==> flow/design.v <==
module machine_edo(
	input clk,			 						 
	input btn, fin,	 
	input [3:0]Tecla,
	output reg [2:0]sel_motor,
	output reg [3:0]edo_LCD
	);
	reg time_3s;
	reg [31:0]counter_3s;
	reg enable;
	initial begin
		edo_LCD = 0;					 
		time_3s = 0;
		sel_motor = 0;
	end
	always@(posedge clk) begin
		if (enable == 1) begin
			time_3s <= 0;
			if (counter_3s == 150_000_000) begin
				time_3s <= 1;
				counter_3s <= 0;
			end
			else begin
				time_3s <= 0;
				counter_3s <= counter_3s + 1;
			end
		end
		else begin time_3s <= 0; end
		case(edo_LCD)
			0: begin								 
				if(time_3s == 1) begin
					enable = 0;
					edo_LCD = 1;				 
				end
				else begin
					enable = 1;
					edo_LCD = 0;
				end
			end
			1: begin								 
				if(btn == 0) begin
					edo_LCD = 2;				 
				end
				else begin
					edo_LCD = 1;
				end
			end 
			2: begin								 
				if(time_3s == 1) begin
					enable = 0;
					edo_LCD = 3;				 
				end
				else begin
					enable = 1;
					edo_LCD = 2;
				end
			end
			3: begin								 
				case(Tecla)
					4'b1110: begin edo_LCD = 4; end 
					4'b1101: begin edo_LCD = 5; end 
					4'b1100: begin edo_LCD = 6; end 
					default: begin edo_LCD = 3; end 
				endcase
			end
			4: begin	 
				if(time_3s == 1) begin
					enable = 0;
					edo_LCD = 10;
					sel_motor <= 3'b001;  
				end
				else begin
					enable = 1;
					edo_LCD = 4;
				end
			end
			5: begin	 
				if(time_3s == 1) begin
					enable = 0;
					edo_LCD = 10;
					sel_motor <= 3'b010;  
				end
				else begin
					enable = 1;
					edo_LCD = 5;
				end
			end
			6: begin	 
				if(time_3s == 1) begin
					enable = 0;
					edo_LCD = 10;
					sel_motor <= 3'b011;  
				end
				else begin
					enable = 1;
					edo_LCD = 6;
				end
			end
			7: begin	 
				if(time_3s == 1) begin
					enable = 0;
					edo_LCD = 10;
					sel_motor <= 3'b100;  
				end
				else begin
					enable = 1;
					edo_LCD = 7;
				end
			end
			8: begin	 
				if(time_3s == 1) begin
					enable = 0;
					edo_LCD = 10;
					sel_motor <= 3'b101;  
				end
				else begin
					enable = 1;
					edo_LCD = 8;
				end
			end
			9: begin	 
				if(time_3s == 1) begin
					enable = 0;
					edo_LCD = 10;
					sel_motor <= 3'b110;  
				end
				else begin
					enable = 1;
					edo_LCD = 9;
				end
			end
			10: begin		 
				if(Tecla == 4'b1011) edo_LCD = 11;
				else begin
					if(time_3s == 1) begin
						enable = 0;	
						edo_LCD = 3;				 
					end
					else begin
						enable = 1;
						edo_LCD = 10;
					end
				end
			end
			11: begin  
				if(time_3s == 1) begin
					enable = 0;
					edo_LCD = 12;
				end
				else begin
					enable = 1;
					edo_LCD = 11;
				end
			end
			12: begin								 
				if(time_3s == 1) begin
					enable = 0;
					edo_LCD = 13;		
				end
				else begin
					enable = 1;
					edo_LCD = 12;
				end
			end
			13: begin								 
				if(fin == 0) begin
					edo_LCD = 14;		
				end
				else begin
					edo_LCD = 13;	
				end
			end
			14: begin
				if(fin == 1)  begin
					if(time_3s == 1) begin
						enable = 0;
						edo_LCD = 15;			
					end
					else begin
						enable = 1;
						edo_LCD = 14;
					end				 
				end
			end
			15: begin								 
				if(time_3s == 1) begin
					enable = 0;
					edo_LCD = 0;				 
				end
				else begin
					enable = 1;
					edo_LCD = 15;
				end
			end
		endcase
	end
endmodule
Reports on machine_edo:

Tool output for the design above, in the order of the flow.
Lines are those of the file above, counted from 1.
Operators carry their Yosys type and port widths (W data, S select, Z words).
Library cell names are shortened.
The mark - stands for no value.

* top module: machine_edo
* clock input: clk
* cell library: sky130hd
* corner: tt_025C_1v80

Word-level counts:

Source: Yosys, flattened and elaborated, memories not mapped. Widths are those after wreduce. Registers that Yosys merges into a memory's read port (data or address) are not register bits. Print and check cells do not count.

* $add $sub $neg: 1
* eq/ne operators: 28
* muxes and demuxes: 31
* bitwise logic cells: 1
* reduce/logical cells: 6

Operators with widths (number)
* $pmux W4 S16: 1
* $eq A4 B4 Y1 const B: 12
* $add A32 B1 Y32 const B: 1
* $eq A32 B28 Y1 const B: 1
* $mux W4: 8
* $mux W3: 7
* $pmux W3 S6: 1
* $ne A2 B2 Y1 const B: 8
* $eq A4 B3 Y1 const B: 4
* $reduce_or A11 Y1: 1
* $pmux W3 S3: 1
* $eq A4 B2 Y1 const B: 2
* $mux W2: 4
* $mux W1: 8
* $reduce_and A7 Y1: 1
* $reduce_bool A6 Y1: 1
* $eq A4 B1 Y1 const B: 1
* $logic_not A4 Y1: 1
* $reduce_and A3 Y1: 1
* $reduce_or A3 Y1: 1
* $pmux W1 S3: 1
* $not A1 Y1: 1

* register bits: 41
* bits of input ports: 7
* cells after elaboration: 72

Logic depth:

Yosys ltp: most cells in a row. Word level: on the elaborated netlist, between registers, memories and ports. Mapped: between sequential cells and ports; inverters and the memories' decode and read muxes count.

* word-level depth: 4
* ABC_AREA: 0
* gate-level depth with buffers: 7
* depth with buffers taken out: 6

Mapped cells and area:

Source: synth_stat.txt of the flow (Yosys; design flattened, memories mapped). It holds for the ABC_AREA given above (unset counts as 0); a run with the other value may have another netlist.

Cells by type
* edfxtp_1: number 40, total area 1.2E+03 um^2
* xnor2_1: number 21, total area 183.926 um^2
* nand2_1: number 22, total area 82.579 um^2
* nand3_1: number 15, total area 75.072 um^2
* nand4_1: number 12, total area 75.072 um^2
* nor2_1: number 17, total area 63.811 um^2
* a21oi_1: number 10, total area 50.048 um^2
* nor4_1: number 8, total area 50.048 um^2
* o31ai_1: number 5, total area 37.536 um^2
* or4_1: number 5, total area 37.536 um^2
* and4_1: number 4, total area 35.034 um^2
* xor2_1: number 4, total area 35.034 um^2
* clkbuf_1: number 8, total area 30.029 um^2
* o21ai_0: number 6, total area 30.029 um^2
* inv_1: number 7, total area 26.275 um^2
* and3_1: number 4, total area 25.024 um^2
* ha_1: number 2, total area 25.024 um^2
* nand2b_1: number 4, total area 25.024 um^2

Other cell types: 23; their cells: 34.

* cells in the netlist: 228
* synthesis area: 0.0023548 mm^2
* area of sequential cells: 0.0012212 mm^2
* flip-flop cells: 41
* buffers: 9

Worst setup path after synthesis:

Source: OpenSTA report_checks on the synthesized netlist (no wires, ideal clock, input and output delay 20% of the period each), path of least setup slack; recovery checks are left aside. Register names are those of the netlist, which keeps one name where synthesis merged equal registers.

* path kind: reg2reg
* start: register counter_3s[4]
* end: register counter_3s[12]
* clock period: 3840 ps
* arrival time: 1812 ps
* setup slack: 1762 ps
* path delay: 2078 ps
* stages: 5
* path buffers: 1
* period reached after synthesis: 2078 ps

"path delay" = arrival - input delay + setup time.
"stages": output pins that drive a net of the path, with the launching flip-flop's if there is one; two outputs of one cell count as two.
"period reached after synthesis" = period - worst setup slack (recovery checks aside). The figure is calculated, with input and output delays left at 20% of the set period.
The rows between start and end are the longest chain of elaborated cells between them; the timing report does not say that the signal goes this way. Where chains are equally long, one stands for them.
Each line given opens the expression or statement behind the cell; cells for indexed reads and writes are added by Yosys, which also makes memories of some case tables.

* cell sequence: edfxtp_1 or4b_1 nor4_1 clkbuf_1 nor2_1
* cells in the longest elaborated chain: 1

RTL lines, path post-synthesis
* start, declared: line 9 `reg [31:0]counter_3s;`
* start, assigned: line 21 `counter_3s <= 0;`
* start, assigned: line 25 `counter_3s <= counter_3s + 1;`
* $add A32 B1 Y32: line 25
* end, assigned: line 21
* end, assigned: line 25
* end, declared: line 9

Path in the finished layout:

From the final timing report of flow run A: the path of least setup slack in the routed layout; clock arrival at registers is part of the times.
The path's times are printed in steps of 10 ps; the period is the one set.

* path kind: reg2reg
* start: register counter_3s[10]
* end: register counter_3s[12]
* clock period: 2760 ps
* arrival time: 2430 ps
* setup slack: 390 ps
* stages: 6
* path buffers: 1

The rows between start and end are the longest chain of elaborated cells between them; the timing report does not say that the signal goes this way. Where chains are equally long, one stands for them.

* cell sequence: edfxtp_1 nor4_1 nand4_1 nor4_2 buf_4 nor2_1
* cells in the longest elaborated chain: 1

RTL lines, path after layout
* start, declared: line 9 `reg [31:0]counter_3s;`
* start, assigned: line 21 `counter_3s <= 0;`
* start, assigned: line 25 `counter_3s <= counter_3s + 1;`
* $add A32 B1 Y32: line 25
* end, assigned: line 21
* end, assigned: line 25
* end, declared: line 9

Measured results for machine_edo: 2 stored runs of the Yosys and OpenROAD flow on sky130hd. The settings differ; the order carries no meaning. The constraints put input and output delay at 20% of the set period each and load the outputs with 0.01 pF.
"period achieved" = clock period - worst setup slack. The figure is calculated, with input and output delays left at 20% of the set period.
"time on the worst setup path" = time allowed to the worst setup path (clock period - input delay - output delay, where it has them) - its slack; a late launch clock adds to it, a late capture clock takes from it.
"power consumption": no workload was simulated; the value follows from the tool's default switching activity.
"time on the worst setup path" is given in steps of 10 ps.

### Flow run A

Settings: `period_ns=2.76`, `CORE_UTILIZATION=28`, `SETUP_SLACK_MARGIN=0.06`, `PLACE_DENSITY=0.83`, `CELL_PAD_IN_SITES_DETAIL_PLACEMENT=2`, `TNS_END_PERCENT=5`, `GPL_ROUTABILITY_DRIVEN=0`, `CAP_MARGIN=15`, `MAX_ROUTING_LAYER=met5`, `CORE_MARGIN=2`, `SLEW_MARGIN=20`

- Area of the synthesized netlist: 0.0023548 mm^2
- Die outline area: 0.0091595 mm^2
- Standard-cell area after layout: 0.0027301 mm^2
- Post-layout utilization: 0.334
- Setup slack of the worst path: 393 ps
- Total negative setup slack: 0 ps
- Worst hold slack: 630 ps
- Power consumption: 2.269 mW
- Period achieved: 2367 ps
- Time on the worst setup path: 2370 ps
- Critical path type: reg2reg

### Flow run B

Settings: `period_ns=1.69`, `CORE_UTILIZATION=41`, `SETUP_SLACK_MARGIN=0.16`, `PLACE_DENSITY_LB_ADDON=0.24`, `CORE_ASPECT_RATIO=1.67`, `CORE_MARGIN=6`, `CELL_PAD_IN_SITES_DETAIL_PLACEMENT=2`, `SLEW_MARGIN=5`, `CAP_MARGIN=20`

Not finished: clock tree synthesis ended with error DPL-0033.
