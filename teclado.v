==> flow/design.v <==
module teclado(
   input clk,
   input [3:0] filas,
   output reg [3:0] columnas,
   output reg [3:0] btn_pres
);
   reg [1:0] count;
	reg [2:0]edo;
	initial btn_pres = 4'b1111;
   always @(posedge clk) begin
		count <= (count == 3)? 0: count + 1;
      case(count)
         0: columnas <= 4'b1110;
         1: columnas <= 4'b1101;
         2: columnas <= 4'b1011;
         3: columnas <= 4'b0111;
      endcase
		case(columnas)
			4'b1110: begin
				if(filas==4'b1110) edo<=0;
				if(filas==4'b1101) edo<=1;
				if(filas==4'b1011) edo<=2;
				if(filas==4'b0111) edo<=3;
			end
			4'b1101: begin
				if(filas==4'b1110) edo<=4;
				if(filas==4'b1101) edo<=5;
				if(filas==4'b1011) edo<=6;
			end
			default: edo<=7;
		endcase
		case(edo)
			0: btn_pres <= 4'b1110;
			1: btn_pres <= 4'b1101; 
			2: btn_pres <= 4'b1100;
			3: btn_pres <= 4'b1011; 
			4: btn_pres <= 4'b1010;
			5: btn_pres <= 4'b1001;
			6: btn_pres <= 4'b1000;
			default: btn_pres <= 4'b1111;
		endcase
   end
endmodule
-- Reports on teclado
The steps from the RTL of teclado to its reports follow in flow order.
Lines are those of the file above, counted from 1.
Library cell names are shortened.
A cell with n/a has no value.
- top: teclado
- clock: clk
- library: sky130hd
- timing corner: tt_025C_1v80

-- Elaborated design
Counts by Yosys on the flattened word-level netlist (proc, flatten, opt, wreduce; memories kept). Register bits leave out memories and registers merged into their read ports (data or address). Print and check cells are left out. Cells with the same type and inputs are merged into one.
- flip-flop bits (word level): 13
- noted output and inout port bits: 8
- cells after elaboration: 35
- bits in latches at 0
- bits in writable memories at 0
- word width x clocked read ports: 0
- memory bits (read-only): 0
- memories at 0
- add/subtract/negate cells at 1
- noted equal/unequal tests: 17
- noted order comparisons: 0
- bitwise operators at 0
- divide/modulo/power cells: 0
- mux-type cells at 10
- noted reduce/logical cells: 3
- multiply operators: 0
- noted shift operators: 0
- operators with widths (kind ; count):
    3-bit parallel mux with 7-bit select ; 1
    3-bit two-way mux ; 7
    4-bit == test with constant B ; 5
    4-bit parallel mux with 4-bit select ; 1
    3-bit == test with constant B ; 3
    3-bit by 2-bit == test with 1-bit output with constant B ; 2
    3-bit parallel mux with 2-bit select ; 1
    5-bit != test with constant B ; 1
    2-bit == test with constant B ; 2
    4-bit by 3-bit == test with 1-bit output with constant B ; 1
    4-bit != test with constant B ; 1
    3-bit by 1-bit == test with 1-bit output with constant B ; 1
    3-bit zero test ; 1
    2-bit by 1-bit adder with 2-bit output with constant B ; 1
    2-bit by 1-bit == test with 1-bit output with constant B ; 1
    2-bit zero test ; 1
    2-bit AND reduction ; 1

-- Depth
Depth = most cells in a row (Yosys ltp): at word level without a register or memory, in the mapped netlist without a sequential cell, where the memories' decode and read muxes count.
- noted word-level depth: 6
- ABC_AREA: 1
- noted mapped depth: 7

-- Synthesis result
Yosys stat after the flow's synthesis: flattened, memories mapped to cells. It holds for the ABC_AREA given above (unset counts as 0); a run with the other value may have another netlist.
The area totals of this step are shown rounded.
- cell count: 98
- mapped flip-flops: 16
- mapped area at 0.00081 mm^2
- buffers at 1
- area of sequential cells at 0.00032 mm^2
- cells by type (cell type ; count):
    dfxtp_1 ; 16
    nand3_1 ; 21
    inv_1 ; 14
    ha_1 ; 4
    nor2_8 ; 2
    nand2_1 ; 9
    nand2_4 ; 3
    nor2_4 ; 3
    nand2_2 ; 5
    nor2_1 ; 5
    inv_2 ; 4
    nand4_1 ; 2
    nor2_2 ; 2
    nand3_2 ; 1
    nor3_1 ; 2
    o21ai_2 ; 1
    buf_4 ; 1
    nand3b_1 ; 1
Other cell types: 2; their cells: 2.

-- Path before layout
Source: OpenSTA report_checks on the synthesized netlist (no wires, ideal clock, input and output delay 20% of the period each), path of least setup slack; recovery checks are left aside. Register names are those of the netlist, which keeps one name where synthesis merged equal registers.
- kind: register to register
- start: register columnas[3]
- end: register edo
- noted path buffers: 0
- slack at 0.086 ns
- noted delay of the path: 1.034 ns
- launch time at the first pin at 0.000 ns
- clock period at 1.12 ns
- stages: 7
- noted setup time: 0.062 ns
- arrival at 0.972 ns
- period reached after synthesis at 1.034 ns
"delay of the path" is the arrival time less input delay plus setup time.
"stages": output pins that drive a net of the path, with the launching flip-flop's if there is one; two outputs of one cell count as two.
"period reached after synthesis" is the clock period less the worst setup slack; recovery checks do not enter. This is arithmetic on one report: input and output delays are still those of the set period (20% each).
An end named without its bit number is one bit of that signal or, where synthesis recoded a state register, one of its new flip-flops.
The rows between start and end are the longest chain of elaborated cells between them; the timing report does not say that the signal goes this way. Where chains are equally long, one stands for them.
Each line given opens the expression or statement behind the cell; cells for indexed reads and writes are added by Yosys, which also makes memories of some case tables.
At most two assigning lines are given for a register; there are more.
- cell sequence: dfxtp_1 nand2_2 nor2_8 nand2_4 nor2_8 nand3_1 nand3_1
- noted cells in the longest elaborated chain: 3
- elaborated cells between the ends (all ways) at 6
- classes of those cells: 4 x eq/ne; 1 x mux; 1 x reduce/logical
- RTL lines, path after synthesis (element ; line ; RTL):
    start, declared ; 4 ; output reg [3:0] columnas,
    start, assigned ; 13 ; 0: columnas <= 4'b1110;
    start, assigned ; 14 ; 1: columnas <= 4'b1101;
    4-bit == test ; 18 ; case(columnas)
    4-bit != test ; n/a ;
    2-bit AND reduction ; n/a ;
    end, assigned ; 20 ; if(filas==4'b1110) edo<=0;
    end, assigned ; 21 ; if(filas==4'b1101) edo<=1;
    end, declared ; 8 ; reg [2:0]edo;

-- Path in the finished layout
Path of least setup slack in the final report of entry B (OpenROAD, finished layout, wires in). Where an end is a register, its clock arrival counts in the times.
- kind: register to output
- start: register columnas[3]
- end: output columnas[3]
- arrival at 1.21 ns
- launch time at the first pin at 0.29 ns
- noted path buffers: 1
- slack at 0.20 ns
- stages: 2
- output delay: 0.35 ns
- clock period at 1.77 ns
At most two assigning lines are given for a register; there are more.
- cell sequence: dfxtp_1 clkdlybuf4s50_1
- noted cells in the longest elaborated chain: 0
- elaborated cells between the ends (all ways) at 0
- RTL lines, path after layout (element ; line ; RTL):
    start, declared ; 4 ; output reg [3:0] columnas,
    start, assigned ; 13 ; 0: columnas <= 4'b1110;
    start, assigned ; 14 ; 1: columnas <= 4'b1101;
    end, declared ; 4 ;

## Implementation results

teclado through Yosys and OpenROAD on sky130hd: 2 stored runs, unordered, with their settings and measured results. The constraints put input and output delay at 20% of the set period each and load the outputs with 0.01 pF.
"critical setup path time" means the part of the period allowed to the worst setup path (the constraints hold back 20% at inputs and 20% at outputs) less its slack; where the path has registers, the arrival times of their clocks count too.
"total power after layout" is the tool's figure for a default switching activity; nothing was simulated.
Results are given in rounded form.

Entry A
Settings were period_ns = 1.4; CORE_UTILIZATION = 63; CORE_ASPECT_RATIO = 1.29; CELL_PAD_IN_SITES_DETAIL_PLACEMENT = 1; TNS_END_PERCENT = 85; CTS_CLUSTER_DIAMETER = 20; SLEW_MARGIN = 25; MIN_ROUTING_LAYER = met1; CAP_MARGIN = 20; CORE_MARGIN = 2
- no final report: placement broke off with DPL-0033

Entry B
Settings were period_ns = 1.77; CORE_UTILIZATION = 57; PLACE_DENSITY_LB_ADDON = 0.23; CORE_ASPECT_RATIO = 0.78; ABC_AREA = 1; CTS_CLUSTER_DIAMETER = 141; CAP_MARGIN = 20; CORE_MARGIN = 2; SLEW_MARGIN = 20
- Yosys chip area after synthesis: 0.00081 mm^2
- noted the area of the die: 0.0017 mm^2
- utilization of the finished layout at 77%
- worst setup slack after layout at 0.20 ns
- noted the post-route setup TNS: 0.000 ns
- total power after layout: 0.72 mW
- noted the critical setup path time: 1.21 ns
- critical path type: register to output
